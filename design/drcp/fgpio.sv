==> flow/design.v <==
package DRCP_PKG;
    localparam EEI_RS_MAX   = 32;
    localparam EEI_RD_MAX   = 32;
    localparam FGPIO_NUM    = 32;
    localparam ITCM_BASE      = 32'h10000;
    localparam ITCM_END       = 32'h1ffff;
    localparam DM_HALT        = 32'h00800;
    localparam DM_EXCEPTION   = DM_HALT + 32'h8;
    localparam L1RAM_BASE     = 32'h0009_0000;
    localparam L1RAM_END      = 32'h0009_ffff;
    localparam L2RAM_BASE     = 32'd0010_0000;
    localparam L2RAM_END      = 32'h0017_ffff;
    localparam IO_RANGE_BASE  = 32'd0080_0000;
    localparam IO_RANGE_END   = 32'h0700_7fff;
    localparam ITCM_SIZE      = (ITCM_END-ITCM_BASE+1);
    localparam L1RAM_SIZE     = (L1RAM_END-L1RAM_BASE+1);
    localparam CSR_MVENDORID    = 12'hF11;
    localparam CSR_MARCHID      = 12'hF12;
    localparam CSR_MIMPID       = 12'hF13;
    localparam CSR_MHARTID      = 12'hF14;
    localparam CSR_MSTATUS      = 12'h300;
    localparam CSR_MISA         = 12'h301;
    localparam CSR_MIE          = 12'h304;
    localparam CSR_MTVEC        = 12'h305;
    localparam CSR_MSCRATCH     = 12'h340;
    localparam CSR_MEPC         = 12'h341;
    localparam CSR_MCAUSE       = 12'h342;
    localparam CSR_MTVAL        = 12'h343;
    localparam CSR_MIP          = 12'h344;
    localparam CSR_MCYCLE       = 12'hb00;
    localparam CSR_MCYCLEH      = 12'hb80;
    localparam CSR_MINSTRET     = 12'hb02;
    localparam CSR_MINSTRETH    = 12'hb82;
    localparam CSR_DCSR         = 12'h7b0;
    localparam CSR_DPC          = 12'h7b1;
    localparam CSR_DSCRATCH0    = 12'h7b2;
    localparam CSR_DSCRATCH1    = 12'h7b3;
    localparam CSR_DSCRATCH2    = 12'h7b4;
    localparam BIT_MSI          = 3;
    localparam BIT_MTI          = 7;
    localparam BIT_MEI          = 11;
    typedef struct packed {
        logic           req;
        logic [31:0]    addr;
    } inst_req_t;
    typedef struct packed {
        logic           ack;
        logic           error;
        logic [31:0]    data;
    } inst_ack_t;
endpackage
module FGPIO(
     input  logic                               clk_neg_i
    ,input  logic                               rst_ni
    ,input  logic                               fgpio_req     
    ,input  logic [6:0]                         fgpio_funct7  
    ,input  logic [31:0]                        fgpio_rs1_val 
    ,input  logic [31:0]                        fgpio_rs2_val 
    ,output logic                               fgpio_ack     
    ,output logic                               fgpio_error   
    ,output logic [31:0]                        fgpio_rd_val  
    ,output logic [DRCP_PKG::FGPIO_NUM-1:0]     gpio_dir     
    ,input  logic [DRCP_PKG::FGPIO_NUM-1:0]     gpio_in_val  
    ,output logic [DRCP_PKG::FGPIO_NUM-1:0]     gpio_out_val 
);
    localparam int unsigned RSV_BIT = 32 - DRCP_PKG::FGPIO_NUM;
    logic [DRCP_PKG::FGPIO_NUM-1:0]       gpio_dir_1d;
    logic [DRCP_PKG::FGPIO_NUM-1:0]       gpio_out_val_1d;
    assign fgpio_ack = fgpio_req;
    always_comb begin
        gpio_dir     = gpio_dir_1d;
        gpio_out_val = gpio_out_val_1d;
        fgpio_rd_val = 32'd0;
        fgpio_error  = fgpio_req;
        if ( fgpio_req && fgpio_funct7 == 7'b0000000 ) begin
            gpio_dir     = { {RSV_BIT{1'b0}}, {DRCP_PKG::FGPIO_NUM{1'b0}} };
            fgpio_rd_val = { {RSV_BIT{1'b0}}, gpio_in_val};
            fgpio_error  = 1'b0;
        end
        else if ( fgpio_req && fgpio_funct7 == 7'b0000001 ) begin
            gpio_dir     = { {RSV_BIT{1'b0}}, {DRCP_PKG::FGPIO_NUM{1'b0}} };
            fgpio_rd_val = { {30{1'b0}}, gpio_in_val[ fgpio_rs1_val[$clog2(DRCP_PKG::FGPIO_NUM)-1:0] ]};
            fgpio_error  = 1'b0;
        end
        else if ( fgpio_req && fgpio_funct7 == 7'b1000000 ) begin
            gpio_dir     = { {RSV_BIT{1'b0}}, {DRCP_PKG::FGPIO_NUM{1'b1}} };
            gpio_out_val = fgpio_rs1_val[DRCP_PKG::FGPIO_NUM-1:0];
            fgpio_error  = 1'b0;
        end
        else if ( fgpio_req && fgpio_funct7 == 7'b1000001 ) begin
            gpio_dir     = { {RSV_BIT{1'b0}}, {DRCP_PKG::FGPIO_NUM{1'b1}} };
            gpio_out_val = fgpio_rs1_val[DRCP_PKG::FGPIO_NUM-1:0] & fgpio_rs2_val[DRCP_PKG::FGPIO_NUM-1:0];
            fgpio_error  = 1'b0;
        end
    end
    always_ff @(posedge clk_neg_i, negedge rst_ni) begin
        if(~rst_ni) begin
            gpio_dir_1d     <= {DRCP_PKG::FGPIO_NUM{1'b0}};
            gpio_out_val_1d <= {DRCP_PKG::FGPIO_NUM{1'b0}};
        end
        else if ( fgpio_req ) begin
            gpio_dir_1d     <= gpio_dir;
            gpio_out_val_1d <= gpio_out_val;
        end
    end
endmodule
* Reports on FGPIO
The steps from the RTL of FGPIO to its reports follow in flow order. Lines are those of the file above, counted from 1. Cell names lack the library's common part. The mark - stands for no value.
Design: top module FGPIO, clock input clk_neg_i, standard-cell library sky130hd, corner tt_025C_1v80

* Word level
Source: Yosys, flattened and elaborated, memories not mapped. Widths are those after wreduce; folded enables and synchronous resets count as part of the registers. Registers that Yosys merges into a memory's read port (data or address) are not register bits. Print and check cells do not count. Equal cells are merged and count once.
Word-level totals: word-level cells 26, flip-flop bits (word level) 64, bits of input ports 106
Cells by class: equality and inequality tests 3, multiplexer cells 14, reduce/logical cells 5, shift operators 1, bitwise operators 1
Operators by type and width (number):
- 2-to-1 mux 32 bit | 9
- AND 32 bit | 1
- variable part select 32 x 5 -> 1 bit | 1
- equality test 7 bit with constant B | 2
- equality test 7 x 1 -> 1 bit with constant B | 1
- zero test 7 bit | 1
- 2-to-1 mux 1 bit | 5
- logical AND 1 bit | 4

* Depth
Yosys ltp: most cells in a row. Word level: on the elaborated netlist, between registers, memories and ports. Mapped: between sequential cells and ports; inverters and the memories' decode and read muxes count.
Logic depth: depth in word-level cells 6, ABC_AREA 0, mapped depth 6, mapped depth without buffers 4

* Synthesis result
The flow's flattened synthesis, as Yosys stat reports it; memories are mapped. The netlist is that of the ABC_AREA named above (0 if unset); the other value can give another one. The area totals of this step are shown rounded.
Synthesis totals: standard cells after synthesis 379, sequential area 1602 um^2, flip-flop cells 64, mapped area 3226 um^2
Cells by type (number):
- dfrtp_1 | 64
- nand2_1 | 131
- o21ai_0 | 96
- and2_1 | 32
- mux4_1 | 6
- clkbuf_1 | 27
- mux4_2 | 2
- nor2_1 | 4
- buf_6 | 1
- mux2_2 | 1
- o2111a_1 | 1
- mux2i_1 | 1
- a211o_1 | 1
- a31o_2 | 1
- nor4b_1 | 1
- o2111ai_1 | 1
- a22oi_1 | 1
- buf_4 | 1
Other cell types: 6; their cells: 7.

* Timing after synthesis
OpenSTA on the mapped netlist: ideal clock, no wires. The path of least setup slack (recovery checks aside). Input and output delay are each 20% of the period. Register names are those of the netlist, which keeps one name where synthesis merged equal registers.
Timing path post-synthesis: path kind in2out, start point input fgpio_rs1_val[0], end point output fgpio_rd_val[0], clock period 3770 ps, input delay 754 ps, stages on the path 5, path slack 732 ps, path delay 1530 ps, required time 3016 ps, external output delay 754 ps, time at the first pin 754 ps, data arrival time 2284 ps, period reached after synthesis 3038 ps
"path delay" = arrival - input delay + setup time. At an output port there is no setup time. "stages on the path" counts driving pins, that of a launching flip-flop among them; a cell with two outputs on the path counts twice. "period reached after synthesis" is the clock period less the worst setup slack; recovery checks do not enter. This is arithmetic on one report: input and output delays are still those of the set period (20% each). Between the ends stands the longest chain of elaborated cells between them, by number of cells; it is not shown to be the way that was timed. Of several equally long chains one is given. A line is the first line of the expression or statement that the cell stems from. Yosys adds cells for indexed reads and writes and turns some case tables into memories.
Between the ends, post-synthesis: path through buf_6 mux4_1 mux4_2 a211o_1 o2111a_1, cells in the longest elaborated chain 3
RTL lines, path post-synthesis:
- start, declared | RTL line 57 | ,input  logic [31:0]                        fgpio_rs1_val
- variable part select 32 x 5 -> 1 bit | RTL line 82 | fgpio_rd_val = { {30{1'b0}}, gpio_in_val[ fgpio_rs1_val[$clog2(DRCP_PKG::FGPIO_NUM)-1:0] ]};
- 2-to-1 mux 1 bit | RTL line 80 | else if ( fgpio_req && fgpio_funct7 == 7'b0000001 ) begin
- 2-to-1 mux 32 bit | RTL line 75 | if ( fgpio_req && fgpio_funct7 == 7'b0000000 ) begin
- end, declared | RTL line 61 | ,output logic [31:0]                        fgpio_rd_val

* Timing after layout
From the final timing report of record 2: the path of least setup slack in the routed layout; clock arrival at registers is part of the times. The path's times are printed in steps of 10 ps; the period is the one set.
Timing path after layout: path kind in2out, start point input fgpio_rs1_val[0], end point output fgpio_rd_val[0], data arrival time 3430 ps, stages on the path 7, path slack 60 ps, clock period 4360 ps, required time 3490 ps, time at the first pin 870 ps, external output delay 870 ps, input delay 870 ps
Between the ends stands the longest chain of elaborated cells between them, by number of cells; it is not shown to be the way that was timed. Of several equally long chains one is given.
Between the ends, after layout: path through clkdlybuf4s50_1 buf_4 mux4_1 mux4_2 a211o_1 o2111a_1 clkdlybuf4s50_1, cells in the longest elaborated chain 3
RTL lines, path after layout:
- start, declared | RTL line 57 | ,input  logic [31:0]                        fgpio_rs1_val
- variable part select 32 x 5 -> 1 bit | RTL line 82 | fgpio_rd_val = { {30{1'b0}}, gpio_in_val[ fgpio_rs1_val[$clog2(DRCP_PKG::FGPIO_NUM)-1:0] ]};
- 2-to-1 mux 1 bit | RTL line 80 | else if ( fgpio_req && fgpio_funct7 == 7'b0000001 ) begin
- 2-to-1 mux 32 bit | RTL line 75 | if ( fgpio_req && fgpio_funct7 == 7'b0000000 ) begin
- end, declared | RTL line 61 | ,output logic [31:0]                        fgpio_rd_val

--- measured runs ---
Measured results for FGPIO: 2 stored runs of the Yosys and OpenROAD flow on sky130hd. The settings differ; the order carries no meaning. The constraints put input and output delay at 20% of the set period each and load the outputs with 0.01 pF.
"achieved clock period" = clock period - worst setup slack. The figure is calculated, with input and output delays left at 20% of the set period.
By "critical path time" is meant the share of the clock period that the worst setup path is allowed (20% is reserved at inputs, 20% at outputs), minus its slack. Clock arrival times at its registers enter into it.
"total power after layout" is the tool's figure for a default switching activity; nothing was simulated.
"critical path time" is given in steps of 10 ps.
Measured values are rounded.

[record 1] flow files
==> flow/run.sh <==
#!/bin/bash
# the make line also repeats the synthesis and layout settings of config.mk as NAME=value (left out here)
make -C /OpenROAD-flow-scripts/flow DESIGN_CONFIG=/design/flow/config.mk WORK_HOME=/design/flow/orfs CLKGATE_MAP_FILE= finish
==> flow/config.mk <==
export PLATFORM = sky130hd
export DESIGN_NAME = FGPIO
export DESIGN_NICKNAME = FGPIO
export VERILOG_FILES = /design/flow/design.v
export SDC_FILE = /design/flow/constraint.sdc
export NUM_CORES = 4
export LEC_CHECK = 0
export ABC_AREA = 1
export CAP_MARGIN = 20
export CORE_MARGIN = 2
export CORE_UTILIZATION = 64
export GPL_ROUTABILITY_DRIVEN = 1
export GPL_TIMING_DRIVEN = 0
export MAX_ROUTING_LAYER = met4
export SETUP_SLACK_MARGIN = 0.33
export SLEW_MARGIN = 25
==> flow/constraint.sdc <==
create_clock -name core_clock -period 3.02 [get_ports {clk_neg_i}]
set_input_delay 0.6040 -clock core_clock [delete_from_list [all_inputs] [get_ports {clk_neg_i}]]
set_output_delay 0.6040 -clock core_clock [all_outputs]
set_load 0.01 [all_outputs]

[record 1] result: no results, placement failed with GPL-0301

[record 2] flow files
==> flow/run.sh <==
#!/bin/bash
# the make line also repeats the synthesis and layout settings of config.mk as NAME=value (left out here)
make -C /OpenROAD-flow-scripts/flow DESIGN_CONFIG=/design/flow/config.mk WORK_HOME=/design/flow/orfs CLKGATE_MAP_FILE= finish
==> flow/config.mk <==
export PLATFORM = sky130hd
export DESIGN_NAME = FGPIO
export DESIGN_NICKNAME = FGPIO
export VERILOG_FILES = /design/flow/design.v
export SDC_FILE = /design/flow/constraint.sdc
export NUM_CORES = 4
export LEC_CHECK = 0
export CAP_MARGIN = 30
export CELL_PAD_IN_SITES_DETAIL_PLACEMENT = 1
export CORE_ASPECT_RATIO = 0.86
export CORE_MARGIN = 2
export CORE_UTILIZATION = 28
export CTS_CLUSTER_DIAMETER = 318
export MAX_ROUTING_LAYER = met5
export MIN_ROUTING_LAYER = met2
export PLACE_DENSITY_LB_ADDON = 0.26
export SETUP_SLACK_MARGIN = -0.12
export SLEW_MARGIN = 20
export TNS_END_PERCENT = 40
==> flow/constraint.sdc <==
create_clock -name core_clock -period 4.36 [get_ports {clk_neg_i}]
set_input_delay 0.8720 -clock core_clock [delete_from_list [all_inputs] [get_ports {clk_neg_i}]]
set_output_delay 0.8720 -clock core_clock [all_outputs]
set_load 0.01 [all_outputs]

[record 2] result: standard-cell area after layout 5733 um^2; utilization after layout 50.9%; Yosys chip area after synthesis 3226 um^2; achieved clock period 4300 ps; critical path time 2560 ps; critical path type in2out; die outline area 12400 um^2; lowest hold slack 466 ps; setup slack of the critical path 60 ps; total power after layout 1.945 mW; summed negative setup slack 0 ps
--- end ---
